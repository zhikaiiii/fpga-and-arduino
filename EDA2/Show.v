==> flow/design.v <==
module Show(Clk1,All,Out,Select);
	input Clk1;
	input [15:0]All;
	output [6:0]Out;
	output [3:0]Select;
	wire [27:0]Temp;
	reg [17:0]Count;
	reg [6:0]Out;
	reg [3:0]Select;
	decoder7448 D74481(.A(All[3:0]),.EN(Select[0]),.OUT(Temp[6:0]));
	decoder7448 D74482(.A(All[7:4]),.EN(Select[1]),.OUT(Temp[13:7]));
	decoder7448 D74483(.A(All[11:8]),.EN(Select[2]),.OUT(Temp[20:14]));
	decoder7448 D74484(.A(All[15:12]),.EN(Select[3]),.OUT(Temp[27:21]));
	reg [1:0]Sel;
	always @(posedge Clk1)
		begin 
			if(Sel == 2'b11)
				Sel = 2'b00;
			else 
				Sel = Sel+1;
		end
	always 
		begin
		if(Sel == 2'b00)begin
			Out=Temp[6:0];
			Select=4'b0001;
			end
		else if(Sel == 2'b01)begin	
			Out=Temp[13:7];
			Select=4'b0010;
			end
		else if(Sel == 2'b10)begin	
			Out=Temp[20:14];
			Select=4'b0100;
			end
		else begin
			Out=Temp[27:21];
			Select=4'b1000;
			end
	end
endmodule
module decoder7448(EN,A,OUT);
	input [3:0] A;
	input EN;
	output [6:0]OUT;
	reg [6:0]OUT;
	always @(A or EN)
	begin
		if(~EN)
			OUT=7'b0000000;
		else
			case(A)
			4'd0:  OUT=7'b0111111;
			4'd1:  OUT=7'b0000110;
			4'd2:  OUT=7'b1011011;
			4'd3:  OUT=7'b1001111;
			4'd4:  OUT=7'b1100110;
			4'd5:  OUT=7'b1101101;
			4'd6:  OUT=7'b1111100;
			4'd7:  OUT=7'b0000111;
			4'd8:  OUT=7'b1111111;
			4'd9:  OUT=7'b1100111;
			4'd10: OUT=7'b1011000;
			4'd11: OUT=7'b1001100;
			4'd12: OUT=7'b1100010;
			4'd13: OUT=7'b1101001;
			4'd14: OUT=7'b1111000;
			4'd15: OUT=7'b0000000;
			endcase
	end
endmodule
Step by step through the tools: Show --
What the tools print for Show, step after step. Line numbers count from 1 in the design file above. Library cell names are shortened. A cell with n/a has no value.
Set-up: design top Show, clock input Clk1, cell library sky130hd, library corner tt_025C_1v80

After elaboration --
Counts by Yosys on the flattened word-level netlist (proc, flatten, opt, wreduce; memories kept). Register bits leave out memories and registers merged into their read ports (data or address); mux counts leave out enables and synchronous resets folded into registers. Print and check cells are left out. Cells with the same type and inputs are merged into one. Memory sizes are those after Yosys's memory passes, which may raise the word count (mostly to a power of two), join words into wider ones and drop unused or constant bits.
Storage and ports: flip-flop bits (word level) 2, ROM bits 448, memory cells 4, bits of input ports 17, output and inout bits 11, cells after elaboration 20
Operators by class: add/sub/neg operators 1, equality and inequality tests 3, multiplexer cells 10, reductions and logical operators 1
Memory list:
- (name not given) | depth 16, width 7, rd ports 1, wr ports 0, RTL line 52 | case(A)
- (name not given) | depth 16, width 7, rd ports 1, wr ports 0, RTL line 52
- (name not given) | depth 16, width 7, rd ports 1, wr ports 0, RTL line 52
- (name not given) | depth 16, width 7, rd ports 1, wr ports 0, RTL line 52
Operators by type and width (number):
- 2-to-1 mux 7 bit | 7
- 2-to-1 mux 4 bit | 3
- == test 2 bit with constant B | 2
- adder 2 x 1 -> 2 bit with constant B | 1
- == test 2 x 1 -> 1 bit with constant B | 1
- zero test 2 bit | 1

Logic depth --
Longest topological path by Yosys (ltp), each cell counted once; first at word level (registers and memories cut), then after technology mapping (sequential cells cut; the memories' decode and read muxes count).
Depth: depth after elaboration 8, ABC_AREA 0, gate-level depth with buffers 7, mapped depth without buffers 6

Netlist --
Yosys stat after the flow's synthesis: flattened, memories mapped to cells. It holds for the ABC_AREA given above (unset counts as 0); a run with the other value may have another netlist.
Cells by type:
- ha_1 | number 27, total area 337.824 sq um
- nor2b_1 | number 10, total area 62.56 sq um
- inv_1 | number 16, total area 60.058 sq um
- nand2_1 | number 15, total area 56.304 sq um
- mux2i_1 | number 5, total area 50.048 sq um
- mux4_2 | number 2, total area 45.043 sq um
- o21ai_0 | number 9, total area 45.043 sq um
- o311ai_0 | number 5, total area 43.792 sq um
- dfxtp_1 | number 2, total area 40.038 sq um
- a221oi_1 | number 4, total area 35.034 sq um
- mux2_2 | number 3, total area 33.782 sq um
- buf_4 | number 4, total area 30.029 sq um
- o211ai_1 | number 4, total area 30.029 sq um
- buf_6 | number 2, total area 22.522 sq um
- o31ai_1 | number 3, total area 22.522 sq um
- buf_2 | number 4, total area 20.019 sq um
- o31a_1 | number 2, total area 17.517 sq um
- a21boi_0 | number 2, total area 15.014 sq um
Other cell types: 17; their cells: 23.
Synthesis totals: standard cells after synthesis 142, chip area (Yosys) 1112.3 sq um, sequential area 40.0 sq um, mapped flip-flops 2, buffers 12
By module: a second synthesis without flattening, with its own total; a netlist apart from the flattened one above.
Second synthesis, totals: cell total of the unflattened synthesis 170, area total of the unflattened synthesis 1421.4 sq um
Rows give one instance, submodules left out.
By module:
- decoder7448 | times used 4, cells 32, area 259.0 sq um, sequential area 0.0 sq um
- Show | times used 1, cells 42, area 385.4 sq um, sequential area 40.0 sq um

Worst setup path after synthesis --
OpenSTA on the mapped netlist: ideal clock, no wires. The path of least setup slack (recovery checks aside). Input and output delay are each 20% of the period. Register names are those of the netlist, which keeps one name where synthesis merged equal registers.
Timing after synthesis: path kind input to output, start point in All[12], end point out Out[1], period 3.33 ns, input delay 0.666 ns, output delay 0.666 ns, launch time at the first pin 0.666 ns, data arrival time 1.900 ns, data required time 2.664 ns, setup slack 0.764 ns, path delay 1.234 ns, driving pins on the path 6, buffers on the path 0, synthesis period reached 2.566 ns
"path delay" = arrival - input delay + setup time. At an output port there is no setup time. "driving pins on the path": output pins that drive a net of the path, with the launching flip-flop's if there is one; two outputs of one cell count as two. "synthesis period reached" is the clock period less the worst setup slack; recovery checks do not enter. This is arithmetic on one report: input and output delays are still those of the set period (20% each). Between the ends stands the longest chain of elaborated cells between them, by number of cells; it is not shown to be the way that was timed. Of several equally long chains one is given. A line is the first line of the expression or statement that the cell stems from. Yosys adds cells for indexed reads and writes and turns some case tables into memories. A memory read counts as a cell of the chain, while the word-level depth stops at memories.
Between the ends, after synthesis: cell sequence inv_1 -> ha_1 -> or2_2 -> a31oi_1 -> a221oi_1 -> o31ai_1, length of the longest elaborated chain 5, elaborated cells on any way between the ends 5, RTL lines with such cells 5, those cells by class mux: 4; memory: 1
Ends and longest elaborated chain, after synthesis:
- from (decl) | RTL line 3 | input [15:0]All;
- memory (16 x 7 bit) | RTL line 52 | case(A)
- 2-to-1 mux 7 bit | RTL line 49 | if(~EN)
- 2-to-1 mux 7 bit | RTL line 32 | else if(Sel == 2'b10)begin
- 2-to-1 mux 7 bit | RTL line 28 | else if(Sel == 2'b01)begin
- 2-to-1 mux 7 bit | RTL line 24 | if(Sel == 2'b00)begin
- to (decl) | RTL line 4 | output [6:0]Out;

Timing after layout --
From the final timing report of flow run A: the path of least setup slack in the routed layout; clock arrival at registers is part of the times.
Timing post-layout: path kind input to output, start point in All[13], end point out Out[1], period 3.96 ns, input delay 0.79 ns, output delay 0.79 ns, launch time at the first pin 0.79 ns, data arrival time 3.10 ns, data required time 3.17 ns, setup slack 0.07 ns, driving pins on the path 8, buffers on the path 2
Between the ends stands the longest chain of elaborated cells between them, by number of cells; it is not shown to be the way that was timed. Of several equally long chains one is given. A memory read counts as a cell of the chain, while the word-level depth stops at memories.
Between the ends, post-layout: cell sequence clkdlybuf4s50_1 -> inv_1 -> ha_1 -> or2_2 -> a31oi_1 -> a221oi_1 -> o31ai_1 -> clkdlybuf4s50_1, length of the longest elaborated chain 5, elaborated cells on any way between the ends 5, RTL lines with such cells 5, those cells by class mux: 4; memory: 1
Ends and longest elaborated chain, post-layout:
- from (decl) | RTL line 3 | input [15:0]All;
- memory (16 x 7 bit) | RTL line 52 | case(A)
- 2-to-1 mux 7 bit | RTL line 49 | if(~EN)
- 2-to-1 mux 7 bit | RTL line 32 | else if(Sel == 2'b10)begin
- 2-to-1 mux 7 bit | RTL line 28 | else if(Sel == 2'b01)begin
- 2-to-1 mux 7 bit | RTL line 24 | if(Sel == 2'b00)begin
- to (decl) | RTL line 4 | output [6:0]Out;

Wiki page: Show / flow data

Measured data: module Show, platform sky130hd, 2 stored runs of the flow under differing settings, order arbitrary. Input and output delays are each 20% of the period that was set; the output load is 0.01 pF.
"clock period achieved": clock period set for the run, less the worst setup slack. It is reckoned from that one timing run; input and output delays stay at 20% of the period that was set.
"critical setup path time" means the part of the period allowed to the worst setup path (the constraints hold back 20% at inputs and 20% at outputs) less its slack; where the path has registers, the arrival times of their clocks count too.
"total power after layout" is the tool's figure for a default switching activity; nothing was simulated.

* Flow run A | settings: period_ns 3.96; CORE_UTILIZATION 61; SETUP_SLACK_MARGIN -0.27; PLACE_DENSITY_LB_ADDON 0.08; CORE_MARGIN 6; TNS_END_PERCENT 75; GPL_ROUTABILITY_DRIVEN 1; CTS_CLUSTER_SIZE 38; CTS_CLUSTER_DIAMETER 397; CAP_MARGIN 40; SLEW_MARGIN 20 | results: area of the synthesized netlist 1,112.3 sq um; die footprint 2,992.1 sq um; standard-cell area after layout 1,385.1 sq um; setup slack of the critical path 0.071 ns; worst hold slack 0.485 ns; total power after layout 0.1441 mW; clock period achieved 3.889 ns; critical setup path time 2.31 ns; worst path kind input to output
* Flow run B | settings: period_ns 1.46; CAP_MARGIN 20; CORE_MARGIN 2; CORE_UTILIZATION 40; SLEW_MARGIN 20 | results: area of the synthesized netlist 1,112.3 sq um; die footprint 3,218.9 sq um; standard-cell area after layout 1,736.7 sq um; setup slack of the critical path -0.532 ns; worst hold slack 0.546 ns; total power after layout 0.4486 mW; clock period achieved 1.992 ns; critical setup path time 1.70 ns; worst path kind register to output
