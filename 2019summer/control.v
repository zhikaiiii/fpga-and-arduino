==> flow/design.v <==
module control(clk, finish, value, able, direc, clea, led, to_fin, state,twice_play);
input clk;
input [3:0] value;
input finish;
output reg able;
output reg direc;
output reg clea;
output reg to_fin;
output reg twice_play;
output reg [5:0] led;
output reg [2:0] state;
parameter [7:0] initi = 8'b00000001;
parameter [7:0] recording = 8'b00000010;
parameter [7:0] record_pause = 8'b00000100;
parameter [7:0] record_finish = 8'b00001000;
parameter [7:0] playing = 8'b00010000;
parameter [7:0] play_pause = 8'b00100000;
parameter [7:0] move_forward = 8'b01000000;
parameter [7:0] move_backward = 8'b10000000;
reg [7:0] current_state = initi;
reg [7:0] next_state = initi;
parameter [3:0] i_on = 4'b0001; 
parameter [3:0] i_pause = 4'b0010; 
parameter [3:0] i_clear = 4'b0011; 
parameter [3:0] i_back = 4'b0100; 
reg valid_val;
initial
begin
	current_state <= initi;
	next_state <= initi;
	valid_val <= 0;
end
always@(negedge clk) 
begin
	current_state = next_state;
end
always@(posedge clk) 
begin
	if(value == 4'b1111)
		valid_val = 0; 
	case(current_state)
	initi: 
	begin
		if(value == i_on && valid_val == 0)
		begin
			next_state = recording;
			valid_val = 1;
		end
	end
	recording: 
	begin
		if(value == i_on && valid_val == 0 )
		begin
			next_state = record_finish;
			valid_val = 1;
		end
		else if(value == i_pause && valid_val == 0)
		begin
			next_state = record_pause;
			valid_val = 1;
		end
	end
	record_pause: 
	begin
		if(value == i_on || value == i_pause && valid_val == 0)
		begin
			next_state = recording;
			valid_val = 1;
		end
	end
	record_finish: 
	begin
		if(value == i_on && valid_val == 0)
		begin
			next_state = playing;
			valid_val = 1;
		end
		else if(value == i_clear || value == i_back && valid_val == 0)
		begin
			next_state = initi;
			valid_val = 1;
		end
	end	
	playing: 
	begin
		if(finish == 1 || value == i_on && valid_val == 0)
		begin
			next_state = record_finish;
			valid_val = 1;
		end
		else if(value == i_pause && valid_val == 0)
		begin
			next_state = play_pause;
			valid_val = 1;
		end
		else if(value == i_clear && valid_val == 0)
		begin
			next_state = move_forward;
			valid_val =1;
		end
		else if(value == i_back && valid_val == 0)
		begin
			next_state = move_backward;
			valid_val =1;
		end
	end
	play_pause: 
	begin
		if(value == i_on || value == i_pause && valid_val == 0)
		begin
			next_state = playing;
			valid_val = 1;
		end
	end
	move_forward: 
	begin
		if(value == i_on && valid_val ==0)
		begin
			next_state = playing;
			valid_val = 1;
		end
		else if(finish == 1 && valid_val == 0)
		begin
			next_state = record_finish;
			valid_val =1;
		end
	end
	move_backward: 
	begin
		if(value == i_on && valid_val ==0)
		begin
			next_state = playing;
			valid_val = 1;
		end
		else if(finish == 1 && valid_val == 0)
		begin
			next_state = record_finish;
			valid_val =1;
		end
	end
	default:
		next_state = initi;
	endcase
end
always@(posedge clk) 
begin
	case(current_state)
	initi:
	begin
		state = 3'b000;		 
		able = 0;				 
		direc = 0;				 
		clea = 1;				 
		to_fin = 0;				 
		twice_play=0;			 
	end
	recording:
	begin
		state = 3'b001;
		able = 1;
		direc = 0;
		clea = 0;
		to_fin = 0;
		twice_play=0;
	end
	record_pause:
	begin
		state = 3'b010;
		able = 0;
		direc = 0;
		clea = 0;
		to_fin = 0;
		twice_play=0;
	end
	record_finish:
	begin
		state = 3'b011;
		able = 0;
		direc = 0;
		clea = 0;
		to_fin = 1;
		twice_play=0;
	end
	playing:
	begin
		state = 3'b100;
		able = 1;
		direc = 1;
		clea = 0;
		to_fin = 0;
		twice_play=0;
	end
	play_pause:
	begin
		state = 3'b101;
		able = 0;
		direc = 1;
		clea = 0;
		to_fin = 0;
		twice_play=0;
	end
	move_forward:
	begin
		state = 3'b110;
		able = 1;
		direc = 1;
		clea = 0;
		to_fin = 0;
		twice_play=1;
	end
	move_backward:
	 begin
		state = 3'b111;
		able = 1;
		direc = 0;
		clea = 0;
		to_fin = 0;
		twice_play=1;
	end
	default:
	begin
		state = 3'b111;
		able = 0;
		direc = 0;
		clea = 0;
		to_fin = 0;
		twice_play=0;
	end
	endcase
end
always@(posedge clk)
begin
	case(current_state)
	initi: begin
			led = 6'b000001;
			end
	recording: begin
			led = 6'b000010;
			end
	record_pause:begin
			led = 6'b000100;
			end
	record_finish:	begin
			led = 6'b001000;
				end
	playing: begin
			led = 6'b010000;
				end
	play_pause: begin
			led = 6'b100000;
				end
	move_forward:begin
			led = 6'b110000;
				end
	move_backward:begin
			led = 6'b111000;
            end					
	default:
		begin 
			led = 6'b111111;
		end 	
	endcase
end
endmodule
Reports on control
What the tools print for control, step after step.
Line numbers count from 1 in the design file above.
Operators: Yosys type, input widths -> output width; for muxes data width and select width s.
Library cell names are shortened.
{"block": "setup", "top_module": "control", "clock_port": "clk", "library": "sky130hd", "lib_corner": "tt_025C_1v80"}

After elaboration
Source: Yosys, flattened and elaborated, memories not mapped. Widths are those after wreduce. Registers that Yosys merges into a memory's read port (data or address) are not register bits. Print and check cells do not count. Equal cells are merged and count once.
{"block": "bits", "elab_cells": 79, "register_bits": 31, "inputBits": 6}
{"block": "op_classes", "n_mux": 35, "reduce_logical": 13, "n_eq": 20, "logic": 1}
{"block": "op_table", "cell": "$mux 8", "n": 13}
{"block": "op_table", "cell": "$pmux 8 s7", "n": 1}
{"block": "op_table", "cell": "$pmux 6 s8", "n": 1}
{"block": "op_table", "cell": "$pmux 3 s7", "n": 1}
{"block": "op_table", "cell": "$mux 1", "n": 18}
{"block": "op_table", "cell": "$eq 4x2->1 const B", "n": 2}
{"block": "op_table", "cell": "$eq 8x1->1 const B", "n": 1}
{"block": "op_table", "cell": "$eq 8x2->1 const B", "n": 1}
{"block": "op_table", "cell": "$eq 8x3->1 const B", "n": 1}
{"block": "op_table", "cell": "$eq 8x4->1 const B", "n": 1}
{"block": "op_table", "cell": "$eq 8x5->1 const B", "n": 1}
{"block": "op_table", "cell": "$eq 8x6->1 const B", "n": 1}
{"block": "op_table", "cell": "$eq 8x7->1 const B", "n": 1}
{"block": "op_table", "cell": "$eq 8x8->1 const B", "n": 1}
{"block": "op_table", "cell": "$reduce_and 7->1", "n": 1}
{"block": "op_table", "cell": "$ne 2x2->1 const B", "n": 3}
{"block": "op_table", "cell": "$ne 3x3->1 const B", "n": 2}
{"block": "op_table", "cell": "$pmux 1 s6", "n": 1}
{"block": "op_table", "cell": "$logic_and 1x1->1", "n": 5}
{"block": "op_table", "cell": "$ne 5x5->1 const B", "n": 1}
{"block": "op_table", "cell": "$reduce_or 2->1", "n": 2}
{"block": "op_table", "cell": "$eq 4x1->1 const B", "n": 1}
{"block": "op_table", "cell": "$eq 4x3->1 const B", "n": 1}
{"block": "op_table", "cell": "$eq 4x4->1 const B", "n": 1}
{"block": "op_table", "cell": "$reduce_or 4->1", "n": 1}
{"block": "op_table", "cell": "$logic_or 1x1->1", "n": 3}
{"block": "op_table", "cell": "$ne 3x1->1 const B", "n": 1}
{"block": "op_table", "cell": "$reduce_or 3->1", "n": 1}
{"block": "op_table", "cell": "$not 1->1", "n": 1}

Longest topological paths
Longest topological path by Yosys (ltp), each cell counted once; first at word level (registers and memories cut), then after technology mapping (sequential cells cut; the memories' decode and read muxes count).
{"block": "logic_depth", "ltp_word": 9, "ABC_AREA": 0, "depth_mapped": 6}

After synthesis
Source: synth_stat.txt of the flow (Yosys; design flattened, memories mapped). It holds for the ABC_AREA given above (unset counts as 0); a run with the other value may have another netlist.
Totals and module areas in this step are rounded.
{"block": "by_type", "type": "dfxtp_1", "n": 23}
{"block": "by_type", "type": "edfxtp_1", "n": 8}
{"block": "by_type", "type": "o21ai_0", "n": 13}
{"block": "by_type", "type": "nand2_1", "n": 17}
{"block": "by_type", "type": "nor4_4", "n": 2}
{"block": "by_type", "type": "nand3_1", "n": 7}
{"block": "by_type", "type": "nor2_1", "n": 9}
{"block": "by_type", "type": "inv_1", "n": 7}
{"block": "by_type", "type": "a31oi_1", "n": 4}
{"block": "by_type", "type": "a21bo_2", "n": 2}
{"block": "by_type", "type": "nand2b_1", "n": 3}
{"block": "by_type", "type": "nor2b_1", "n": 3}
{"block": "by_type", "type": "nand4b_1", "n": 2}
{"block": "by_type", "type": "o2111ai_1", "n": 2}
{"block": "by_type", "type": "xor2_1", "n": 2}
{"block": "by_type", "type": "o311ai_2", "n": 1}
{"block": "by_type", "type": "a21o_1", "n": 2}
{"block": "by_type", "type": "clkbuf_1", "n": 4}
Not listed: further types 25, cells in them 29.
{"block": "synth_totals", "buffers": 7, "area_um2": 1375, "cell_count": 140, "flip_flops": 31, "seq_area_um2": 700.7}

--- measured runs ---
Record of 2 stored runs of the RTL-to-layout flow on control, platform sky130hd. The runs are unordered. Constraints: input delay and output delay 20% of the set period each, output load 0.01 pF.
By "fin_power_uw" is meant OpenSTA's value without simulated activity: inputs other than the clock are taken to toggle once in ten clock periods, and the tool carries that through the logic.
The results are shown rounded.

{"run": "job 1", "settings": { "period_ns": 2.85, "CORE_UTILIZATION": 17, "SETUP_SLACK_MARGIN": 0.02, "PLACE_DENSITY_LB_ADDON": 0.17, "CELL_PAD_IN_SITES_DETAIL_PLACEMENT": 2, "TNS_END_PERCENT": 35, "GPL_ROUTABILITY_DRIVEN": 0, "CAP_MARGIN": 15, "SLEW_MARGIN": 35, "MAX_ROUTING_LAYER": "met5", "CORE_MARGIN": 2 }, "results": { "util_pct": 29.3, "worst_setup_slack_ns": -0.420, "final_die_area_um2": 8824, "tns_setup_ns": -7.307, "ys_area_um2": 1375, "finalCellArea_um2": 2273, "worst_hold_slack_ns": 0.700, "fin_power_uw": 1983 }}
{"run": "job 2", "settings": { "period_ns": 4.73, "CAP_MARGIN": 20, "CORE_MARGIN": 2, "CORE_UTILIZATION": 40, "SLEW_MARGIN": 20 }, "results": { "util_pct": 51.5, "worst_setup_slack_ns": 0.284, "final_die_area_um2": 3923, "tns_setup_ns": 0.000, "ys_area_um2": 1375, "finalCellArea_um2": 1707, "worst_hold_slack_ns": 0.643, "fin_power_uw": 898.9 }}
--- end ---
