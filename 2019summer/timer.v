==> flow/design.v <==
module timer(able, direc, clk1, clear, to_fin, play_twice, minute1, minute0, second1, second0, finish);
input able;
input direc;
input clk1;
input clear;
input to_fin;
input play_twice;
output reg [3:0] minute1;
output reg [3:0] minute0;
output reg [3:0] second1;
output reg [3:0] second0;
output reg finish = 1;
reg [7:0] minute;
reg [7:0] second;
reg [15:0] lasttime;
always@(posedge clk1)
begin	
	if(clear == 1)
	begin
		lasttime = 0;
		minute = 0;
		second = 0;
		finish = 0;
	end
	else 
	begin
		if(able == 0)
		begin
			finish = 0;
			if(to_fin == 1)
			begin
				minute = lasttime/100;
				second = lasttime - minute*100;
			end
		end
		else if(able == 1 && finish == 0)
		begin
			if(direc == 0 && play_twice == 0)
			begin
				if(second < 59)
					second = second + 1;
				else if(second == 59)
				begin
					second = 0;
					minute = minute + 1;
				end
				lasttime = minute*100+second;
			end
			else if(direc == 0 && play_twice == 1)
			begin
				if(lasttime == minute*100 + second )
					finish = 1;
				else if(second == 59)
				begin
					second = 0;
					minute = minute + 1;
				end
				else
					second = second + 1;
			end
			else if(direc == 1)
			begin
				if(minute == 0 && second == 0)
				begin
					finish = 1;
					minute = lasttime/100;
					second = lasttime - minute*100;
				end
				else if(second == 0)
				begin
					second = 59;
					minute = minute - 1;
				end
				else 
					second = second - 1;
			end
		end
	end
end
always@(minute)
begin
	minute1 = minute/10;
	minute0 = minute-10*minute1;
end
always@(second)
begin
	second1 = second/10;
	second0 = second-10*second1;
end
endmodule
# == Reports on timer ==
# The steps from the RTL of timer to its reports follow in flow order.
# Line numbers count from 1 in the design file above.
# Cell names lack the library's common part.
# Not given: n/a
# setup
top,timer
clock_port,clk1
library,sky130hd
pvt_corner,tt_025C_1v80

# == Word level ==
# Yosys after proc, flatten, opt, wreduce and memory -nomap, before mapping. Memory bits, and registers merged into a memory's read port (data or address), are not among the register bits. Print and check cells are not counted. Equal cells are merged and count once.
# classes
add_sub_neg,9
n_mul,5
div_mod_pow,3
cmp,1
n_eq,7
shifts,0
n_mux,35
n_logic,5
reduce_and_logical,14
# ops
op,n
divider 8 x 4 -> 32 bit (second input constant),2
two-way mux 8 bit,31
divider 16 x 7 -> 32 bit (second input constant),1
multiplier 8 x 5 -> 13 bit (second input constant),2
multiplier 8 x 5 -> 6 bit (second input constant),1
adder 15 x 8 -> 16 bit,2
multiplier 3 x 4 -> 3 bit (first input constant),2
== test 16 bit,1
adder 8 x 1 -> 8 bit (second input constant),2
subtractor 8 x 1 -> 8 bit (second input constant),2
zero test 8 bit,2
AND reduction 5 bit,2
subtractor 4 bit,2
< comparator 8 x 6 -> 1 bit (second input constant),1
== test 8 x 6 -> 1 bit (second input constant),1
subtractor 8 bit,1
nonzero test 2 bit,3
inverter 1 bit,5
!= test 5 x 1 -> 1 bit (second input constant),1
logical AND 1 bit,4
!= test 2 x 1 -> 1 bit (second input constant),2
!= test 4 x 1 -> 1 bit (second input constant),1
!= test 4 bit (second input constant),1
AND reduction 4 bit,1
two-way mux 1 bit,4
AND reduction 3 bit,1
OR reduction 2 bit,1
# word_totals
ff_bits,33
latchBits,0
ram_bits,0
romBits,0
clocked_rd_ports_x_width,0
n_memories,0
in_bits,6
out_inout_bits,17
word_cells,83

# == Logic depth ==
# Depth = most cells in a row (Yosys ltp): at word level without a register or memory, in the mapped netlist without a sequential cell, where the memories' decode and read muxes count.
# logic_depth
word_depth,10
ABC_AREA,0
depth_mapped,44
ltp_nobuf,36

# == After synthesis ==
# Yosys stat after the flow's synthesis: flattened, memories mapped to cells. It holds for the ABC_AREA given above (unset counts as 0); a run with the other value may have another netlist.
# by_type
type,n,type_area_um2
ha_1,105,1313.76
xnor2_1,77,674.397
dfxtp_1,33,660.634
a21oi_1,79,395.379
nand2_1,97,364.099
nor2_1,97,364.099
inv_1,77,289.027
xor2_1,28,245.235
o21ai_0,48,240.23
fa_1,11,220.211
a211oi_1,28,210.202
a21o_1,22,165.158
clkbuf_1,44,165.158
nor3_1,32,160.154
nand3_1,30,150.144
a221oi_1,13,113.859
mux2i_1,10,100.096
o211ai_1,13,97.594
# Not listed: further types 83, cells in them 294.
# synth_totals
stdcells,1138
area_um2,8319.2
sequential_area_um2,660.6
flip_flops,33
buffers,63

# == Timing after synthesis ==
# Source: OpenSTA report_checks on the synthesized netlist (no wires, ideal clock, input and output delay 20% of the period each), path of least setup slack; recovery checks are left aside. Register names are those of the netlist, which keeps one name where synthesis merged equal registers.
# synth_path
kind,reg-to-reg
start,register lasttime[11]
end,register second[7]
period_ns,10.7
setup_ns,0.136
launch_ns,0.000
arrival_ns,8.930
t_required_ns,10.564
path_slack_ns,1.635
delay_ns,9.066
path_stages,44
path_buffers,7
period_less_setup_slack_ns,9.065
# "delay_ns" = arrival - input delay + setup time.
# "path_stages": output pins that drive a net of the path, with the launching flip-flop's if there is one; two outputs of one cell count as two.
# "period_less_setup_slack_ns" is the clock period less the worst setup slack; recovery checks do not enter. This is arithmetic on one report: input and output delays are still those of the set period (20% each).
# The rows between start and end are the longest chain of elaborated cells between them; the timing report does not say that the signal goes this way. Where chains are equally long, one stands for them.
# A line is the first line of the expression or statement that the cell stems from. Yosys adds cells for indexed reads and writes and turns some case tables into memories.
# At most two assigning lines are given for a register; there are more.
# synth_between
path_cell_list,dfxtp_1 -> buf_2 -> nor3_2 -> buf_6 -> nor2_1 -> ha_1 -> a21bo_2 -> or3_1 -> buf_6 -> a221oi_4 -> nor2_2 -> a2bb2oi_1 -> o41a_4 -> buf_4 -> o21ai_1 -> or4b_1 -> o2111a_2 -> nor4_4 -> (+8 left out) -> buf_6 -> maj3_2 -> a211o_1 -> o21ai_0 -> mux2i_1 -> nand2_1 -> ha_1 -> ha_1 -> ha_1 -> inv_1 -> ha_1 -> a21oi_1 -> xnor2_1 -> xnor2_1 -> xnor2_1 -> xnor2_1 -> a221oi_1 -> a211oi_1
elab_chain_len,9
cells_between,14
classes_between,add/sub (1); mul (1); div (1); eq/ne (2); mux (8); reduce/logical (1)
# synth_rtl
item,line,rtl
from (decl),15,reg [15:0] lasttime;
from (assign),20,lasttime = 0;
from (assign),47,lasttime = minute*100+second;
divider 16 x 7 -> 32 bit,66,minute = lasttime/100;
multiplier 8 x 5 -> 6 bit,67,second = lasttime - minute*100;
subtractor 8 bit,67,
two-way mux 8 bit,63,if(minute == 0 && second == 0)
two-way mux 8 bit,61,else if(direc == 1)
two-way mux 8 bit,49,else if(direc == 0 && play_twice == 1)
two-way mux 8 bit,38,if(direc == 0 && play_twice == 0)
two-way mux 8 bit,36,else if(able == 1 && finish == 0)
two-way mux 8 bit,27,if(able == 0)
to (assign),33,second = lasttime - minute*100;
to (assign),41,second = second + 1;
to (decl),14,reg [7:0] second;

# == Worst path after layout ==
# From the final timing report of run A: the path of least setup slack in the routed layout; clock arrival at registers is part of the times.
# layout_path
kind,reg-to-output
start,register minute[4]
end,output minute0[3]
period_ns,14.7
out_delay_ns,2.94
launch_ns,0.30
arrival_ns,8.22
t_required_ns,11.76
path_slack_ns,3.54
path_stages,27
path_buffers,1
# The rows between start and end are the longest chain of elaborated cells between them; the timing report does not say that the signal goes this way. Where chains are equally long, one stands for them.
# At most two assigning lines are given for a register; there are more.
# layout_between
path_cell_list,dfxtp_1 -> inv_1 -> ha_1 -> o21a_1 -> nor2_1 -> xnor2_1 -> or4_1 -> a2111oi_1 -> nor3_1 -> xnor2_1 -> a21oi_1 -> nor2_1 -> nand4b_1 -> a22oi_1 -> nor4b_1 -> and3_1 -> or2_2 -> nor2_1 -> o21ai_0 -> nand4_1 -> nand3_1 -> ha_1 -> inv_1 -> fa_1 -> xor2_1 -> xnor2_1 -> clkdlybuf4s50_1
elab_chain_len,3
cells_between,3
lines_between,2
classes_between,add/sub (1); mul (1); div (1)
# layout_rtl
item,line,rtl
from (decl),13,reg [7:0] minute;
from (assign),32,minute = lasttime/100;
from (assign),45,minute = minute + 1;
divider 8 x 4 -> 32 bit,82,minute1 = minute/10;
multiplier 3 x 4 -> 3 bit,83,minute0 = minute-10*minute1;
subtractor 4 bit,83,
to (decl),9,output reg [3:0] minute0;

# Top module timer; platform sky130hd; tools Yosys and OpenROAD; 2 stored runs in no particular order. Input and output delays are each 20% of the period that was set; the output load is 0.01 pF.
# "period_reached_ns": clock period set for the run, less the worst setup slack. It is reckoned from that one timing run; input and output delays stay at 20% of the period that was set.
# By "worst_setup_path_time_ns" is meant the share of the clock period that the worst setup path is allowed (20% is reserved at inputs, 20% at outputs), minus its slack. Clock arrival times at its registers enter into it.
# By "power_total_mw" is meant OpenSTA's value without simulated activity: inputs other than the clock are taken to toggle once in ten clock periods, and the tool carries that through the logic.
# Among the settings, . means not set for that run.
run,period_ns,CAP_MARGIN,CORE_MARGIN,CORE_UTILIZATION,SLEW_MARGIN,SETUP_SLACK_MARGIN,CELL_PAD_IN_SITES_GLOBAL_PLACEMENT,CELL_PAD_IN_SITES_DETAIL_PLACEMENT,GPL_ROUTABILITY_DRIVEN,MIN_ROUTING_LAYER,synth_area_um2,power_total_mw,worst_setup_path_time_ns,worst_path_kind,design.die.area_um2,period_reached_ns,stdcell_area_um2,ws_setup_ns,hold_ws_ns
run A,14.7,20,2,40,20,.,.,.,.,.,8319.2,2.247,8.22,reg-to-output,21967.7,11.159,8819.7,3.541,0.563
run B,13.7,35,2,36,20,3.92,1,2,1,met1,8319.2,2.807,6.97,reg-to-output,24340.7,9.709,9565.4,3.991,0.556
